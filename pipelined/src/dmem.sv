==> flow/design.v <==
module dmem
    (
        input   logic           clk,
        input   logic [3:0]     we,
        input   logic [31:0]    a, wd, 
        output  logic [31:0]    rd,
        cpu_if  intf
    );
    logic [31:0] RAM[63:0];      
    assign rd = RAM[a[31:2]];
    initial begin
        for (int i = 0; i < 64; i++) begin
            RAM[i] = 32'b0;
        end
    end
    always_ff @(posedge clk) begin
        for (int i = 0; i < 64; i++) begin
            intf.DMEM[i] = RAM[i];
        end
    end
    always_ff @(posedge clk)
        begin
            if (we[3])
                RAM[a[31:2]] <= wd;
            else if (we[1])
                RAM[a[31:2]][8*a[1:0] +:16] <= wd[15:0];
            else if (we[0])
                RAM[a[31:2]][8*a[1:0] +:8] <= wd[7:0];
        end   
endmodule
[Reports on dmem]
Tool output for the design above, in the order of the flow.
Line numbers count from 1 in the design file above.
Library cell names are shortened.
A cell with - has no value.
Set-up
  design top: dmem
  clock: clk
  cell library: sky130hd
  timing corner: tt_025C_1v80

[Word-level counts]
Source: Yosys, flattened and elaborated, memories not mapped. Widths are those after wreduce; folded enables and synchronous resets count as part of the registers. Registers that Yosys merges into a memory's read port (data or address) are not register bits. Print and check cells do not count. Equal cells are merged and count once.
Memory sizes are those after Yosys's memory passes, which may raise the word count (mostly to a power of two), join words into wider ones and drop unused or constant bits.
Bit counts
  bits in writable memories: 2048
  output and inout bits: 32
  flip-flop bits (word level): 0
  elaborated cells: 145
  input bits: 69
  memories: 1
Cells by class
  muxes and demuxes: 76
  shift-type cells: 4
  bitwise gates (word level): 64
Memories
  RAM: words 64, bits a word 32, read ports 1, write ports 1, line 9  | logic [31:0] RAM[63:0];
Operators by type and width (number)
  32-bit 2-to-1 mux: 11
  1-bit 2-to-1 mux: 65
  1-bit OR: 64
  16-bit by 5-bit left shift with 32-bit output: 1
  16-bit by 5-bit left shift with 32-bit output with constant A: 1
  8-bit by 5-bit left shift with 32-bit output: 1
  8-bit by 5-bit left shift with 32-bit output with constant A: 1

[Logic depth]
Depth = most cells in a row (Yosys ltp): at word level without a register or memory, in the mapped netlist without a sequential cell, where the memories' decode and read muxes count.
Depth
  word-level depth: 5
  ABC_AREA: 0
  gate-level depth with buffers: 11
  depth with buffers taken out: 5

[Netlist]
Source: synth_stat.txt of the flow (Yosys; design flattened, memories mapped). It holds for the ABC_AREA given above (unset counts as 0); a run with the other value may have another netlist.
Cells by type (number)
  edfxtp_1: 2048
  mux4_2: 117
  a221oi_1: 281
  mux2i_1: 173
  a22oi_1: 203
  nor2_1: 299
  nand2_1: 276
  clkbuf_1: 195
  mux2_2: 65
  nand2b_1: 101
  o22ai_1: 99
  buf_2: 122
  a21oi_1: 119
  nor3b_1: 56
  o21ai_0: 83
  nand3b_1: 52
  and3_1: 61
  a221o_1: 27
Not listed: further types 49, cells in them 432.
Mapped netlist
  mapped cells: 4809
  synthesis area: 81199.1 um^2
  mapped flip-flops: 2048
  sequential area: 61499.0 um^2

[Timing after synthesis]
OpenSTA on the mapped netlist: ideal clock, no wires. The path of least setup slack (recovery checks aside). Input and output delay are each 20% of the period. Register names are those of the netlist, which keeps one name where synthesis merged equal registers.
Path after synthesis
  kind: in2reg
  from: in we[3]
  to: mem RAM[0][10]
  data required time: 5.238 ns
  delay of the path: 4.327 ns
  buffers on the path: 2
  library setup time: 0.702 ns
  setup slack: 0.425 ns
  arrival time: 4.813 ns
  stages: 6
  input delay: 1.188 ns
  period: 5.94 ns
  synthesis period reached: 5.515 ns
"delay of the path" = arrival - input delay + setup time.
"stages" counts driving pins, that of a launching flip-flop among them; a cell with two outputs on the path counts twice.
"synthesis period reached" is the clock period less the worst setup slack; recovery checks do not enter. This is arithmetic on one report: input and output delays are still those of the set period (20% each).
Between the ends, after synthesis
  cell sequence: clkbuf_1 -> or3_1 -> clkbuf_1 -> nor2_1 -> a22oi_1 -> o21ai_0
Ends and longest elaborated chain, after synthesis
  from (decl): line 4  | input   logic [3:0]     we,
  to (decl): line 9  | logic [31:0] RAM[63:0];
Chain of elaborated cells between the ends: none given.

[Path in the finished layout]
Path of least setup slack in the final report of run 1 (OpenROAD, finished layout, wires in). Where an end is a register, its clock arrival counts in the times.
Path after layout
  kind: in2out
  from: in a[6]
  to: out rd[0]
  setup slack: -0.07 ns
  input delay: 1.18 ns
  data required time: 4.70 ns
  period: 5.88 ns
  arrival time: 4.78 ns
  buffers on the path: 5
  stages: 9
The rows between start and end are the longest chain of elaborated cells between them; the timing report does not say that the signal goes this way. Where chains are equally long, one stands for them.
A line is the first line of the expression or statement that the cell stems from. Yosys adds cells for indexed reads and writes and turns some case tables into memories.
A memory read counts as a cell of the chain, while the word-level depth stops at memories.
Between the ends, after layout
  cell sequence: clkdlybuf4s50_1 -> buf_12 -> or3_1 -> buf_4 -> a31oi_1 -> nor4_1 -> o2111ai_2 -> buf_4 -> clkdlybuf4s50_1
  cells in the longest elaborated chain: 1
Ends and longest elaborated chain, after layout
  from (decl): line 5  | input   logic [31:0]    a, wd,
  memory read 64 x 32 bit: line 9  | logic [31:0] RAM[63:0];
  to (decl): line 6  | output  logic [31:0]    rd,

Subject: flow runs of dmem

Hi,

Settings and measured results of 2 stored flow runs for module dmem (sky130hd), not sorted in any way. The constraints put input and output delay at 20% of the set period each and load the outputs with 0.01 pF.
"worst setup path time (ns)" means the part of the period allowed to the worst setup path (the constraints hold back 20% at inputs and 20% at outputs) less its slack; where the path has registers, the arrival times of their clocks count too.
"finish__power__total" rests on the timing tool's default activity at the inputs, not on a simulated workload.

Flow files of run 1
==> flow/run.sh <==
#!/bin/bash
# the make line also repeats the synthesis and layout settings of config.mk as NAME=value (left out here)
make -C /OpenROAD-flow-scripts/flow DESIGN_CONFIG=/design/flow/config.mk WORK_HOME=/design/flow/orfs CLKGATE_MAP_FILE= finish
==> flow/config.mk <==
export PLATFORM = sky130hd
export DESIGN_NAME = dmem
export DESIGN_NICKNAME = dmem
export VERILOG_FILES = /design/flow/design.v
export SDC_FILE = /design/flow/constraint.sdc
export NUM_CORES = 4
export LEC_CHECK = 0
export CAP_MARGIN = 20
export CELL_PAD_IN_SITES_DETAIL_PLACEMENT = 1
export CORE_MARGIN = 2
export CORE_UTILIZATION = 31
export CTS_CLUSTER_DIAMETER = 322
export GPL_ROUTABILITY_DRIVEN = 1
export GPL_TIMING_DRIVEN = 1
export HOLD_SLACK_MARGIN = 0.28
export PLACE_DENSITY_LB_ADDON = 0.3
export SLEW_MARGIN = 20
==> flow/constraint.sdc <==
create_clock -name core_clock -period 5.88 [get_ports {clk}]
set_input_delay 1.1760 -clock core_clock [delete_from_list [all_inputs] [get_ports {clk}]]
set_output_delay 1.1760 -clock core_clock [all_outputs]
set_load 0.01 [all_outputs]

report of run 1
yosys chip area after synthesis (um^2): 81199.1
finish__design__die__area: 266044.0
finish__design__instance__utilization: 0.3678
finish__timing__setup__ws: -0.071
finish__timing__setup__tns: -0.071
finish__power__total: 3.212e-02
worst setup path time (ns): 3.60
worst setup path kind: in2out

Flow files of run 2
==> flow/run.sh <==
#!/bin/bash
# the make line also repeats the synthesis and layout settings of config.mk as NAME=value (left out here)
make -C /OpenROAD-flow-scripts/flow DESIGN_CONFIG=/design/flow/config.mk WORK_HOME=/design/flow/orfs CLKGATE_MAP_FILE= finish
==> flow/config.mk <==
export PLATFORM = sky130hd
export DESIGN_NAME = dmem
export DESIGN_NICKNAME = dmem
export VERILOG_FILES = /design/flow/design.v
export SDC_FILE = /design/flow/constraint.sdc
export NUM_CORES = 4
export LEC_CHECK = 0
export CAP_MARGIN = 20
export CORE_MARGIN = 2
export CORE_UTILIZATION = 40
export SLEW_MARGIN = 20
==> flow/constraint.sdc <==
create_clock -name core_clock -period 8.81 [get_ports {clk}]
set_input_delay 1.7620 -clock core_clock [delete_from_list [all_inputs] [get_ports {clk}]]
set_output_delay 1.7620 -clock core_clock [all_outputs]
set_load 0.01 [all_outputs]

report of run 2
yosys chip area after synthesis (um^2): 81199.1
finish__design__die__area: 206616.0
finish__design__instance__utilization: 0.4533
finish__timing__setup__ws: 1.201
finish__timing__setup__tns: 0.000
finish__power__total: 2.061e-02
worst setup path time (ns): 4.09
worst setup path kind: in2out

Regards
